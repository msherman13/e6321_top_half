==> flow/design.v <==
`timescale 1ns / 1ps
module bin_to_float(
  clk,
    reset,
    enable,
   btf_data_input,
      btf_data_output
    );
    input clk;
    input reset;
    input enable;
    input [15:0] btf_data_input;
    output [31:0] btf_data_output;
	reg [31:0] btf_data_output;
	reg [15:0] temp;
always@(posedge clk) 
	if (reset==1) begin
		btf_data_output<=32'b0;
	end else begin
	btf_data_output[31]<=btf_data_input[15];
	temp<=btf_data_input[14:0];
	btf_data_output[7:0]<=0;
	if (btf_data_input[14]==1'b1)begin
		btf_data_output[30:23]<=141;
		btf_data_output[22:8]<=temp<<1;
	end else if (btf_data_input[13]==1'b1) begin
		btf_data_output[30:23]<=140;
		btf_data_output[22:8]<=temp<<2;
	end else if (btf_data_input[12]==1'b1) begin
		btf_data_output[30:23]<=139;
		btf_data_output[22:8]<=temp<<3;
	end else if (btf_data_input[11]==1'b1) begin
		btf_data_output[30:23]<=138;
		btf_data_output[22:8]<=temp<<4;
	end else if (btf_data_input[10]==1'b1) begin
		btf_data_output[30:23]<=137;
	   btf_data_output[22:8]<=temp<<5;
	end else if (btf_data_input[9]==1'b1) begin
		btf_data_output[30:23]<=136;
	    btf_data_output[22:8]<=temp<<6;
	end else if (btf_data_input[8]==1'b1) begin
		btf_data_output[30:23]<=135;
	    btf_data_output[22:8]<=temp<<7;
	end else if (btf_data_input[7]==1'b1) begin
		btf_data_output[30:23]<=134;
	   btf_data_output[22:8]<=temp<<8;
	end else if (btf_data_input[6]==1'b1) begin
		btf_data_output[30:23]<=133;
		btf_data_output[22:8]<=temp<<9;
	end else if (btf_data_input[5]==1'b1) begin
		btf_data_output[30:23]<=132;
		btf_data_output[22:8]<=temp<<10;
	end else if (btf_data_input[4]==1'b1) begin
		btf_data_output[30:23]<=131;
		btf_data_output[22:8]<=temp<<11;
	end else if (btf_data_input[3]==1'b1) begin
		btf_data_output[30:23]<=130;
		btf_data_output[22:8]<=temp<<12;
	end else if (btf_data_input[2]==1'b1) begin
		btf_data_output[30:23]<=129;
		btf_data_output[22:8]<=temp<<13;
	end else if (btf_data_input[1]==1'b1) begin
		btf_data_output[30:23]<=128;
		btf_data_output[22:8]<=temp<<14;
	end else if (btf_data_input[0]==1'b1) begin
		btf_data_output[30:23]<=127;
		btf_data_output[22:8]<=temp<<15;
		end
	end
endmodule
* Tool chain data of bin_to_float
What the tools print for bin_to_float, step after step. Lines are those of the file above, counted from 1. Library cell names are shortened. A cell with n/a has no value.
Set-up: top bin_to_float, clock input clk, library sky130hd, corner tt_025C_1v80

* Word level
Yosys after proc, flatten, opt, wreduce and memory -nomap, before mapping. Memory bits, and registers merged into a memory's read port (data or address), are not among the register bits. Print and check cells are not counted. Equal cells are merged and count once.
Operators by class: muxes and demuxes 30, reduce/logical cells 4
Operators with widths (number):
- 2-to-1 mux 15 bit | 15
- 2-to-1 mux 8 bit | 15
- nonzero test 15 bit | 1
- OR reduction 15 bit | 1
- nonzero test 13 bit | 1
- OR reduction 3 bit | 1
Storage and ports: register bits after elaboration 36, input bits 19, output and inout bits 32, cells after elaboration 40

* Longest topological paths
Depth = most cells in a row (Yosys ltp): at word level without a register or memory, in the mapped netlist without a sequential cell, where the memories' decode and read muxes count.
Logic depth: depth after elaboration 15, ABC_AREA 0, gate-level depth with buffers 7, depth with buffers taken out 5

* After synthesis
The flow's flattened synthesis, as Yosys stat reports it; memories are mapped. The netlist is that of the ABC_AREA named above (0 if unset); the other value can give another one.
Cell types:
- dfxtp_1 | number 21, total area 420.403 sq um
- edfxtp_1 | number 14, total area 420.403 sq um
- a221oi_1 | number 15, total area 131.376 sq um
- a21oi_1 | number 21, total area 105.101 sq um
- buf_4 | number 11, total area 82.579 sq um
- nor2b_1 | number 11, total area 68.816 sq um
- o221ai_1 | number 7, total area 61.309 sq um
- a22oi_1 | number 8, total area 60.058 sq um
- nand2_1 | number 13, total area 48.797 sq um
- nor2_1 | number 13, total area 48.797 sq um
- o22ai_1 | number 7, total area 43.792 sq um
- nor4_4 | number 2, total area 42.541 sq um
- clkbuf_1 | number 11, total area 41.29 sq um
- a221o_1 | number 4, total area 40.038 sq um
- a222oi_1 | number 4, total area 40.038 sq um
- o21ai_0 | number 8, total area 40.038 sq um
- inv_1 | number 10, total area 37.536 sq um
- nand2b_1 | number 6, total area 37.536 sq um
Not listed: further types 26, cells in them 55.
Synthesis totals: cells in the netlist 241, chip area (Yosys) 2162.1 sq um, area of sequential cells 840.8 sq um, flip-flop cells 35, buffer cells 31

* Worst setup path after synthesis
Source: OpenSTA report_checks on the synthesized netlist (no wires, ideal clock, input and output delay 20% of the period each), path of least setup slack; recovery checks are left aside. Register names are those of the netlist, which keeps one name where synthesis merged equal registers.
Timing path post-synthesis: kind input to register, start point input port btf_data_input[11], end point register btf_data_output[12], period 2.28 ns, input delay 0.456 ns, library setup time 0.067 ns, time at the first pin 0.456 ns, data arrival time 1.650 ns, data required time 2.213 ns, path slack 0.563 ns, path delay 1.261 ns, stages on the path 7, path buffers 2, period reached after synthesis 1.717 ns
"path delay" = arrival - input delay + setup time. "stages on the path" counts driving pins, that of a launching flip-flop among them; a cell with two outputs on the path counts twice. "period reached after synthesis" is the clock period less the worst setup slack; recovery checks do not enter. This is arithmetic on one report: input and output delays are still those of the set period (20% each). Between the ends stands the longest chain of elaborated cells between them, by number of cells; it is not shown to be the way that was timed. Of several equally long chains one is given. Each line given opens the expression or statement behind the cell; cells for indexed reads and writes are added by Yosys, which also makes memories of some case tables. A register here has more assigning lines than the two given.
Between the ends, post-synthesis: path through buf_2 nor4_4 nand2_1 nor3_4 buf_6 a22oi_2 a21oi_2, length of the longest elaborated chain 4, elaborated cells on any way between the ends 5, source lines of those cells 4, those cells by class mux: 4; reduce/logical: 1
RTL lines, path post-synthesis:
- start, declared | RTL line 12 | input [15:0] btf_data_input;
- 2-to-1 mux 15 bit | RTL line 32 | end else if (btf_data_input[11]==1'b1) begin
- 2-to-1 mux 15 bit | RTL line 29 | end else if (btf_data_input[12]==1'b1) begin
- 2-to-1 mux 15 bit | RTL line 26 | end else if (btf_data_input[13]==1'b1) begin
- 2-to-1 mux 15 bit | RTL line 23 | if (btf_data_input[14]==1'b1)begin
- end, assigned | RTL line 25 | btf_data_output[22:8]<=temp<<1;
- end, assigned | RTL line 28 | btf_data_output[22:8]<=temp<<2;
- end, declared | RTL line 13 | output [31:0] btf_data_output;

* Path in the finished layout
From the final timing report of entry A: the path of least setup slack in the routed layout; clock arrival at registers is part of the times.
Timing path post-layout: kind input to register, start point input port btf_data_input[11], end point register btf_data_output[22], period 2.73 ns, input delay 0.55 ns, library setup time 0.12 ns, time at the first pin 0.55 ns, data arrival time 2.34 ns, data required time 2.89 ns, path slack 0.55 ns, stages on the path 6, path buffers 1
Between the ends stands the longest chain of elaborated cells between them, by number of cells; it is not shown to be the way that was timed. Of several equally long chains one is given. A register here has more assigning lines than the two given.
Between the ends, post-layout: path through clkdlybuf4s50_1 or2_1 a221oi_1 o2111ai_1 a31oi_1 o22ai_1, length of the longest elaborated chain 4, elaborated cells on any way between the ends 5, source lines of those cells 4, those cells by class mux: 4; reduce/logical: 1
RTL lines, path post-layout:
- start, declared | RTL line 12 | input [15:0] btf_data_input;
- 2-to-1 mux 15 bit | RTL line 32 | end else if (btf_data_input[11]==1'b1) begin
- 2-to-1 mux 15 bit | RTL line 29 | end else if (btf_data_input[12]==1'b1) begin
- 2-to-1 mux 15 bit | RTL line 26 | end else if (btf_data_input[13]==1'b1) begin
- 2-to-1 mux 15 bit | RTL line 23 | if (btf_data_input[14]==1'b1)begin
- end, assigned | RTL line 25 | btf_data_output[22:8]<=temp<<1;
- end, assigned | RTL line 28 | btf_data_output[22:8]<=temp<<2;
- end, declared | RTL line 13 | output [31:0] btf_data_output;

# Flow runs of bin_to_float

Settings and measured results of 2 stored flow runs for module bin_to_float (sky130hd), not sorted in any way. The constraints put input and output delay at 20% of the set period each and load the outputs with 0.01 pF.
"clock period reached" is the run's clock period less its worst setup slack. It is reckoned from that one timing run; input and output delays stay at 20% of the period that was set.
"worst setup path time": the worst setup path's part of the clock period (all of it between registers, 20% less for each end at a port) less its slack. A launch clock that arrives late makes it longer, a capture clock that arrives late makes it shorter.
"total power after layout": no workload was simulated; the value follows from the tool's default switching activity.

* Entry A | settings: period_ns 2.73; CORE_UTILIZATION 57; SETUP_SLACK_MARGIN -0.14; PLACE_DENSITY 0.56; CORE_ASPECT_RATIO 0.77; CORE_MARGIN 8; GPL_ROUTABILITY_DRIVEN 0; CTS_CLUSTER_DIAMETER 316; SLEW_MARGIN 5; MAX_ROUTING_LAYER met4; CAP_MARGIN 20 | results: post-layout utilization 76.9 %; post-synthesis cell area 2,162.1 sq um; clock period reached 2.178 ns; worst hold slack in the final report 0.455 ns; setup slack of the critical path 0.552 ns; die outline area 6,036.8 sq um; final setup TNS 0.000 ns; worst setup path time 1.63 ns; worst setup path type input to register; standard-cell area after layout 2,758.9 sq um; total power after layout 1,404 µW
* Entry B | settings: period_ns 2.97; CORE_UTILIZATION 24; SETUP_SLACK_MARGIN -0.25; PLACE_DENSITY_LB_ADDON 0.18; CELL_PAD_IN_SITES_DETAIL_PLACEMENT 1; GPL_ROUTABILITY_DRIVEN 1; CTS_CLUSTER_SIZE 36; CTS_CLUSTER_DIAMETER 363; SLEW_MARGIN 25; CAP_MARGIN 20; CORE_MARGIN 2 | results: die outline area 9,784.2 sq um; setup slack of the critical path 0.642 ns; final setup TNS 0.000 ns; post-layout utilization 32.2 %; total power after layout 1,271 µW; standard-cell area after layout 2,808.9 sq um; worst setup path time 1.73 ns; worst setup path type input to register; post-synthesis cell area 2,162.1 sq um; clock period reached 2.328 ns; worst hold slack in the final report 0.461 ns
