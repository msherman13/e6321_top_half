==> flow/design.v <==
module buffer
               (
                clk,
                enable,
                reset,
                data_in,
                Low_data_out,
				Hi_data_out,
				select,
				flags
                );
input clk;
input enable;
input reset;
input [31:0] data_in;
output [31:0] Low_data_out;
output [31:0] Hi_data_out;
output [31:0] select;
output flags;
wire [7:0] num1;
assign num1=8'b00000011;
flipflopHbu FIR_BU_F1(clk,enable,flags,reset,data_in,data_out1);
flipflopHbu FIR_BU_F2(clk,enable,flags,reset,data_out1,data_out2);
flipflopHbu FIR_BU_F3(clk,enable,flags,reset,data_out2,data_out3);
counter FIR_buff1(clk,enable,reset,flags,num1);	
assign Low_data_out=data_out3;
assign Hi_data_out=data_out2;
assign select=data_out1;	
endmodule
module counter (
	clk,
	start,
	reset,
	flags,
	num
	);
	input clk;
	input start;
	input reset;
	input [7:0] num;
	output flags;
	reg flags;
	reg [7:0] temp;
	always @(posedge clk) begin
		if (reset==1) begin
		   temp<=8'b00000000;
		   flags<=1'b0;
		end
		else if (start==1)begin
		    temp<=temp+1;
			if (temp==num) begin
				flags<=1'b1;
			end	
		end
		end
	endmodule
module flipflopHbu
               (
                clk,
                enable,
				flags,
                reset,
                data_in,
                data_out
                );
input clk;
input enable;
input reset;
input [31:0] data_in;
output [31:0] data_out;
reg [31:0] data_out;
input flags;
always @ (posedge clk)
if (reset==1)
    data_out<=32'b00000000000000000000000000000000;
else if (enable==1 && flags==0) 
data_out<=data_in;
endmodule
# Tool chain data of buffer
# What the tools print for buffer, step after step.
# Lines are those of the file above, counted from 1.
# Cell names lack the library's common part.
# A cell with n/a has no value.
# setup
top_module	buffer
clock_port	clk
lib	sky130hd
corner	tt_025C_1v80

# Word level
# Source: Yosys, flattened and elaborated, memories not mapped. Widths are those after wreduce. Registers that Yosys merges into a memory's read port (data or address) are not register bits. Print and check cells do not count. Equal cells are merged and count once.
# classes
eq_ne	1
bitwise	1
addsub	1
reduce_logical	2
# op_table
operator	n
adder 8 x 1 -> 8 bit (second input constant)	1
equality test 8 x 2 -> 1 bit (second input constant)	1
AND reduction 2 bit	1
logical AND 1 bit	1
NOT 1 bit	1
# word_totals
wordCells	10
register_bits	12
input_bits	35
out_inout_bits	97

# Depth
# Longest topological path by Yosys (ltp), each cell counted once; first at word level (registers and memories cut), then after technology mapping (sequential cells cut; the memories' decode and read muxes count).
# logic_depth
ltp_word	2
ABC_AREA	0
ltp_mapped	4
depth_no_buf	4

# Synthesis result
# Source: synth_stat.txt of the flow (Yosys; design flattened, memories mapped). It holds for the ABC_AREA given above (unset counts as 0); a run with the other value may have another netlist.
# The area totals of this step are shown rounded.
# types
type	n	area_total_um2
buf_4	94	705.677
dfxtp_1	12	240.23
mux2i_1	4	40.038
nor2_1	10	37.536
xor2_1	3	26.275
nand4_1	3	18.768
or3_1	3	18.768
a21oi_1	3	15.014
o21ai_0	3	15.014
ha_1	1	12.512
nand4_2	1	12.512
nand3_1	2	10.01
a41oi_1	1	8.758
xnor2_1	1	8.758
nor2b_1	1	6.256
nor4_1	1	6.256
clkbuf_1	1	3.754
conb_1	1	3.754
nand2_1	1	3.754
# synth_totals
yosys_area_um2	1194
ff_cells	12
seq_area_um2	240.2
buffers	95
mapped_cells	146
# The figures by module come from a second, unflattened synthesis with its own total; it is not the netlist above.
# unflattened
hier_cells	581
area_unflattened_um2	5891
# Rows give one instance, submodules left out.
# by_module
mod	n_inst	n_cells	seq_area_um2	mod_area_um2
flipflopHbu	3	145	640.6	1575
buffer	1	95	0.0	705.7
counter	1	51	180.2	459.2

# Worst setup path after synthesis
# Source: OpenSTA report_checks on the synthesized netlist (no wires, ideal clock, input and output delay 20% of the period each), path of least setup slack; recovery checks are left aside. Register names are those of the netlist, which keeps one name where synthesis merged equal registers.
# synth_path
path_type	input port to flip-flop
start	input enable
end	register FIR_BU_F1.data_out[0]
tclk_ps	2060
required_ps	1932
stages	4
arrival_ps	1074
setup_slack_ps	859
setup_ps	128
delay_ps	790
launch_ps	412
in_delay_ps	412
path_buffers	1
synth_period_reached_ps	1201
# "delay_ps" = arrival - input delay + setup time.
# "stages": output pins that drive a net of the path, with the launching flip-flop's if there is one; two outputs of one cell count as two.
# "synth_period_reached_ps" = period - worst setup slack (recovery checks aside). The figure is calculated, with input and output delays left at 20% of the set period.
# Between the ends stands the longest chain of elaborated cells between them, by number of cells; it is not shown to be the way that was timed. Of several equally long chains one is given.
# A line is the first line of the expression or statement that the cell stems from. Yosys adds cells for indexed reads and writes and turns some case tables into memories.
# synth_via
path_cell_list	buf_4 nor2b_1 mux2i_1 nor2_1
elab_chain_len	1
cells_between	1
lines_between	1
cone_classes	1 x reduce/logical
# synth_rtl
item	line_no	source
from (decl)	13	input enable;
logical AND 1 bit	76	else if (enable==1 && flags==0)
to (assign)	75	data_out<=32'b00000000000000000000000000000000;
to (assign)	77	data_out<=data_in;
to (decl)	70	output [31:0] data_out;

# Worst path after layout
# From the final timing report of run 1: the path of least setup slack in the routed layout; clock arrival at registers is part of the times.
# The path's times are printed in steps of 10 ps; the period is the one set.
# layout_path
path_type	flip-flop to flip-flop
start	register FIR_buff1.temp[4]
end	register FIR_buff1.temp[7]
arrival_ps	1290
stages	4
launch_ps	240
path_buffers	0
setup_slack_ps	70
tclk_ps	1190
setup_ps	70
required_ps	1360
# Between the ends stands the longest chain of elaborated cells between them, by number of cells; it is not shown to be the way that was timed. Of several equally long chains one is given.
# layout_via
path_cell_list	dfxtp_1 nand4_2 or3_1 a21oi_1
elab_chain_len	1
cells_between	1
lines_between	1
cone_classes	1 x add/sub
# layout_rtl
item	line_no	source
from (decl)	43	reg [7:0] temp;
from (assign)	46	temp<=8'b00000000;
from (assign)	50	temp<=temp+1;
adder 8 x 1 -> 8 bit	50
to (assign)	46
to (assign)	50
to (decl)	43

# Measured data: module buffer, platform sky130hd, 2 stored runs of the flow under differing settings, order arbitrary. Input and output delays are each 20% of the period that was set; the output load is 0.01 pF.
# By "achieved_period_ps" is meant the clock period of the run minus its worst setup slack. This is arithmetic on one report: input and output delays are still those of the set period (20% each).
# "worst_path_ps" is the time allowed to the run's worst setup path (the clock period less input and output delay, where it has them) less its slack. Clock arrival times count: a late capture clock shortens it, a late launch clock lengthens it.
# By "power_mw" is meant OpenSTA's value without simulated activity: inputs other than the clock are taken to toggle once in ten clock periods, and the tool carries that through the logic.
# "worst_path_ps" is given in steps of 10 ps.
# The results are shown rounded.
# Among the settings, - means not set for that run.
run	period_ns	CORE_UTILIZATION	CAP_MARGIN	CORE_MARGIN	SLEW_MARGIN	SETUP_SLACK_MARGIN	PLACE_DENSITY_LB_ADDON	CORE_ASPECT_RATIO	ABC_AREA	GPL_TIMING_DRIVEN	MAX_ROUTING_LAYER	achieved_period_ps	hold_worst_slack_ps	worst_setup_slack_ps	setupTns_ps	worst_path_ps	worstPathKind	finalCellArea_um2	utilization_pct	total_die_area_um2	post_synth_area_um2	power_mw
run 1	1.19	30	20	2	20	-	-	-	-	-	-	1116	486	74	0	1120	flip-flop to flip-flop	1101	29.4	4499	1194	1.087
run 2	0.822	47	20	2	20	-0.05	0.14	1.94	1	1	met5	985	434	-163	-1014	980	flip-flop to flip-flop	1187	45.6	3125	1256	1.632
